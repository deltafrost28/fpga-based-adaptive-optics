==> flow/design.v <==
`timescale 1ns / 1ps
`timescale 1ns/1ps
module spi_dac #(
    parameter integer SCLK_DIV = 50
)(
    input  wire       clk,
    input  wire       rst,
    input  wire       start,       
    input  wire [15:0] data_in,
    output reg        busy,
    output reg        sclk,
    output reg        mosi,
    output reg        cs_n
);
localparam IDLE = 2'd0, ASSERT_CS = 2'd1, SHIFT = 2'd2, DONE = 2'd3;
    reg [1:0] state;
    reg [15:0] shift_reg;
    reg [4:0] bit_cnt;
    integer   div_cnt;
	 always @(posedge clk) begin
        if (rst) begin
            state <= IDLE;
            cs_n  <= 1'b1;
            sclk  <= 1'b0;
            mosi  <= 1'b0;
            busy  <= 1'b0;
            div_cnt <= 0;end else begin
            case (state)
                IDLE: begin
                    cs_n <= 1'b1;
                    sclk <= 1'b0;
                    busy <= 1'b0;
                    if (start) begin
                        shift_reg <= data_in;
                        bit_cnt <= 5'd15;
                        state <= ASSERT_CS;
                    end
                end
					   ASSERT_CS: begin
                    cs_n <= 1'b0;
                    busy <= 1'b1;
                    div_cnt <= 0;
                    sclk <= 1'b0;
                    mosi <= shift_reg[15];
                    state <= SHIFT;
                end
					 SHIFT: begin
                    if (div_cnt >= (SCLK_DIV/2 - 1)) begin
                        sclk <= ~sclk;
                        div_cnt <= 0;
                        if (sclk == 1'b1) begin
                            if (bit_cnt == 0) state <= DONE;
                            else begin
									  shift_reg <= { shift_reg[14:0], 1'b0 };
                                bit_cnt <= bit_cnt - 1;
                                mosi <= shift_reg[14];
                            end
                        end
                    end else begin
						      div_cnt <= div_cnt + 1;
                    end
                end
					 DONE: begin
                    sclk <= 1'b0;
                    cs_n <= 1'b1;
                    busy <= 1'b0;
                    state <= IDLE;
                end
            endcase
        end
    end
endmodule
**Tool chain data of spi_dac**

What the tools print for spi_dac, step after step.
Lines are those of the file above, counted from 1.
A cell with -- has no value.

- Top module: spi_dac
- Clock port: clk
- Library: sky130hd
- Library corner: tt_025C_1v80

**Word-level counts**

Yosys after proc, flatten, opt, wreduce and memory -nomap, before mapping. Memory bits, and registers merged into a memory's read port (data or address), are not among the register bits. Print and check cells are not counted. Equal cells are merged and count once.

- Magnitude comparators: 1
- Muxes and demuxes: 25
- Bitwise gates (word level): 2
- $add $sub $neg: 2
- Reductions and logical operators: 13
- Equal/unequal tests: 8

Operators with widths:

| operator | count |
|---|---|
| parallel mux 32 bit (select 2 bit) | 1 |
| 2-to-1 mux 16 bit | 4 |
| adder 32 x 2 -> 32 bit with constant B | 1 |
| >= comparator 32 x 6 -> 1 bit with constant B | 1 |
| parallel mux 16 bit (select 2 bit) | 1 |
| 2-to-1 mux 32 bit | 1 |
| 2-to-1 mux 5 bit | 4 |
| != test 2 bit with constant B | 5 |
| parallel mux 5 bit (select 2 bit) | 1 |
| nonzero test 2 bit | 4 |
| parallel mux 2 bit (select 4 bit) | 1 |
| parallel mux 1 bit (select 2 bit) | 4 |
| 2-to-1 mux 2 bit | 4 |
| AND reduction 6 bit | 1 |
| subtractor 5 x 1 -> 5 bit with constant B | 1 |
| zero test 5 bit | 1 |
| AND reduction 5 bit | 1 |
| equality test 2 bit with constant B | 2 |
| AND reduction 4 bit | 1 |
| nonzero test 4 bit | 1 |
| 2-to-1 mux 1 bit | 4 |
| OR reduction 3 bit | 1 |
| NOT 1 bit | 2 |
| equality test 2 x 1 -> 1 bit with constant B | 1 |
| zero test 2 bit | 1 |
| AND reduction 2 bit | 1 |
| OR reduction 2 bit | 1 |

- Input port bits: 19
- Output and inout port bits: 4
- Elaborated cells: 59
- Flip-flop bits (word level): 59

**Logic depth**

Yosys ltp: most cells in a row. Word level: on the elaborated netlist, between registers, memories and ports. Mapped: between sequential cells and ports; inverters and the memories' decode and read muxes count.

- Depth after elaboration: 5
- ABC_AREA: 1
- Gate-level depth with buffers: 12
- Depth with buffers taken out: 11

**Netlist**

The flow's flattened synthesis, as Yosys stat reports it; memories are mapped. The netlist is that of the ABC_AREA named above (0 if unset); the other value can give another one.
Totals and module areas in this step are rounded.

- Cell area after synthesis: 3520 um^2
- Buffer cells: 16
- Standard cells after synthesis: 506
- Flip-flop cells: 61

Cells by type:

| cell type | count | area in all (um^2) |
|---|---|---|
| sky130_fd_sc_hd__dfxtp_1 | 40 | 800.768 |
| sky130_fd_sc_hd__nand2_1 | 181 | 679.402 |
| sky130_fd_sc_hd__edfxtp_1 | 21 | 630.605 |
| sky130_fd_sc_hd__nor2_1 | 57 | 213.955 |
| sky130_fd_sc_hd__inv_1 | 37 | 138.883 |
| sky130_fd_sc_hd__a21oi_1 | 27 | 135.13 |
| sky130_fd_sc_hd__nand4_1 | 21 | 131.376 |
| sky130_fd_sc_hd__nand3_1 | 21 | 105.101 |
| sky130_fd_sc_hd__xor2_1 | 12 | 105.101 |
| sky130_fd_sc_hd__a21oi_2 | 11 | 96.342 |
| sky130_fd_sc_hd__nand2_2 | 14 | 87.584 |
| sky130_fd_sc_hd__inv_2 | 15 | 56.304 |
| sky130_fd_sc_hd__o21ai_0 | 9 | 45.043 |
| sky130_fd_sc_hd__ha_1 | 3 | 37.536 |
| sky130_fd_sc_hd__nor2_4 | 3 | 33.782 |
| sky130_fd_sc_hd__clkbuf_1 | 8 | 30.029 |
| sky130_fd_sc_hd__nor2_2 | 4 | 25.024 |
| sky130_fd_sc_hd__nor3_1 | 5 | 25.024 |

Other cell types: 12; their cells: 17.

**Worst setup path after synthesis**

Path of least setup slack by OpenSTA after synthesis, without wires, with an ideal clock, recovery checks aside; 20% of the period is set as input and as output delay. Where synthesis merged equal registers, the netlist keeps one of their names.

- Path type: input to register
- From: in rst
- To: reg bit_cnt[0]
- Input delay: 0.826 ns
- Buffers on the path: 1
- Data arrival time: 2.142 ns
- Stages: 4
- Delay of the path: 1.715 ns
- Slack: 1.589 ns
- Clock period: 4.13 ns
- Period reached after synthesis: 2.541 ns

"delay of the path" is the arrival time less input delay plus setup time.
"stages" counts driving pins, that of a launching flip-flop among them; a cell with two outputs on the path counts twice.
"period reached after synthesis" is the clock period less the worst setup slack; recovery checks do not enter. This is arithmetic on one report: input and output delays are still those of the set period (20% each).
The rows between start and end are the longest chain of elaborated cells between them; the timing report does not say that the signal goes this way. Where chains are equally long, one stands for them.
A line is the first line of the expression or statement that the cell stems from. Yosys adds cells for indexed reads and writes and turns some case tables into memories.

- Path through: sky130_fd_sc_hd__clkbuf_1 -> sky130_fd_sc_hd__clkinv_1 -> sky130_fd_sc_hd__o21ai_0 -> sky130_fd_sc_hd__nor2_1
- Length of the longest elaborated chain: 2
- Elaborated cells between the ends (all ways): 2
- RTL lines with such cells: 0
- Classes of those cells: logic (1); reduce/logical (1)

RTL lines, path after synthesis:

| what | line | RTL |
|---|---|---|
| start, declared | 7 | `input  wire       rst,` |
| NOT 1 bit | -- |  |
| AND reduction 6 bit | -- |  |
| end, assigned | 35 | `bit_cnt <= 5'd15;` |
| end, assigned | 55 | `bit_cnt <= bit_cnt - 1;` |
| end, declared | 18 | `reg [4:0] bit_cnt;` |

**Path in the finished layout**

From the final timing report of record 1: the path of least setup slack in the routed layout; clock arrival at registers is part of the times.

- Path type: input to register
- From: in rst
- To: reg shift_reg[12]
- Clock period: 5.7 ns
- Stages: 6
- Buffers on the path: 3
- Data arrival time: 2.95 ns
- Input delay: 1.14 ns
- Slack: 2.81 ns

The rows between start and end are the longest chain of elaborated cells between them; the timing report does not say that the signal goes this way. Where chains are equally long, one stands for them.

- Path through: sky130_fd_sc_hd__clkdlybuf4s50_1 -> sky130_fd_sc_hd__buf_4 -> sky130_fd_sc_hd__clkinv_1 -> sky130_fd_sc_hd__o21ai_0 -> sky130_fd_sc_hd__nor2_1 -> sky130_fd_sc_hd__buf_4
- Length of the longest elaborated chain: 2
- Elaborated cells between the ends (all ways): 2
- RTL lines with such cells: 0
- Classes of those cells: logic (1); reduce/logical (1)

RTL lines, path after layout:

| what | line | RTL |
|---|---|---|
| start, declared | 7 | `input  wire       rst,` |
| NOT 1 bit | -- |  |
| AND reduction 6 bit | -- |  |
| end, assigned | 34 | `shift_reg <= data_in;` |
| end, assigned | 54 | `shift_reg <= { shift_reg[14:0], 1'b0 };` |
| end, declared | 17 | `reg [15:0] shift_reg;` |

==> runs of spi_dac <==
Below are 2 stored runs of the flow (Yosys, OpenROAD; platform sky130hd) on spi_dac, each with its settings and what was measured, unordered. Constraints: input delay and output delay 20% of the set period each, output load 0.01 pF.
"period reached" is the run's clock period less its worst setup slack. It is reckoned from that one timing run; input and output delays stay at 20% of the period that was set.
"worst path time": the worst setup path's part of the clock period (all of it between registers, 20% less for each end at a port) less its slack. A launch clock that arrives late makes it longer, a capture clock that arrives late makes it shorter.
By "power consumption" is meant OpenSTA's value without simulated activity: inputs other than the clock are taken to toggle once in ten clock periods, and the tool carries that through the logic.
The measured numbers are rounded.

### Record 1

==> flow/run.sh <==
#!/bin/bash
# the make line also repeats the synthesis and layout settings of config.mk as NAME=value (left out here)
make -C /OpenROAD-flow-scripts/flow DESIGN_CONFIG=/design/flow/config.mk WORK_HOME=/design/flow/orfs CLKGATE_MAP_FILE= finish
==> flow/config.mk <==
export PLATFORM = sky130hd
export DESIGN_NAME = spi_dac
export DESIGN_NICKNAME = spi_dac
export VERILOG_FILES = /design/flow/design.v
export SDC_FILE = /design/flow/constraint.sdc
export NUM_CORES = 4
export LEC_CHECK = 0
export ABC_AREA = 1
export CAP_MARGIN = 20
export CELL_PAD_IN_SITES_GLOBAL_PLACEMENT = 3
export CORE_MARGIN = 6
export CORE_UTILIZATION = 23
export CTS_CLUSTER_DIAMETER = 360
export PLACE_DENSITY_LB_ADDON = 0.07
export SLEW_MARGIN = 10
==> flow/constraint.sdc <==
create_clock -name core_clock -period 5.7 [get_ports {clk}]
set_input_delay 1.1400 -clock core_clock [delete_from_list [all_inputs] [get_ports {clk}]]
set_output_delay 1.1400 -clock core_clock [all_outputs]
set_load 0.01 [all_outputs]

Results of record 1:
- Lowest hold slack: 0.457 ns
- Lowest setup slack: 2.81 ns
- Worst path time: 1.75 ns
- Worst path kind: input to register
- Utilization of the finished layout: 28.5%
- Power consumption: 0.00111 W
- Total negative slack: 0.000 ns
- Die area: 18400 um^2
- Mapped cell area after synthesis: 3520 um^2
- Period reached: 2.886 ns
- Standard-cell area after layout: 4200 um^2

### Record 2

==> flow/run.sh <==
#!/bin/bash
# the make line also repeats the synthesis and layout settings of config.mk as NAME=value (left out here)
make -C /OpenROAD-flow-scripts/flow DESIGN_CONFIG=/design/flow/config.mk WORK_HOME=/design/flow/orfs CLKGATE_MAP_FILE= finish
==> flow/config.mk <==
export PLATFORM = sky130hd
export DESIGN_NAME = spi_dac
export DESIGN_NICKNAME = spi_dac
export VERILOG_FILES = /design/flow/design.v
export SDC_FILE = /design/flow/constraint.sdc
export NUM_CORES = 4
export LEC_CHECK = 0
export CAP_MARGIN = 20
export CORE_MARGIN = 2
export CORE_UTILIZATION = 40
export SLEW_MARGIN = 20
==> flow/constraint.sdc <==
create_clock -name core_clock -period 3.48 [get_ports {clk}]
set_input_delay 0.6960 -clock core_clock [delete_from_list [all_inputs] [get_ports {clk}]]
set_output_delay 0.6960 -clock core_clock [all_outputs]
set_load 0.01 [all_outputs]

Results of record 2:
- Period reached: 2.491 ns
- Worst path time: 1.79 ns
- Worst path kind: input to register
- Lowest setup slack: 0.989 ns
- Total negative slack: 0.000 ns
- Die area: 8530 um^2
- Mapped cell area after synthesis: 3120 um^2
- Lowest hold slack: 0.470 ns
- Utilization of the finished layout: 47.3%
- Power consumption: 0.00149 W
- Standard-cell area after layout: 3610 um^2
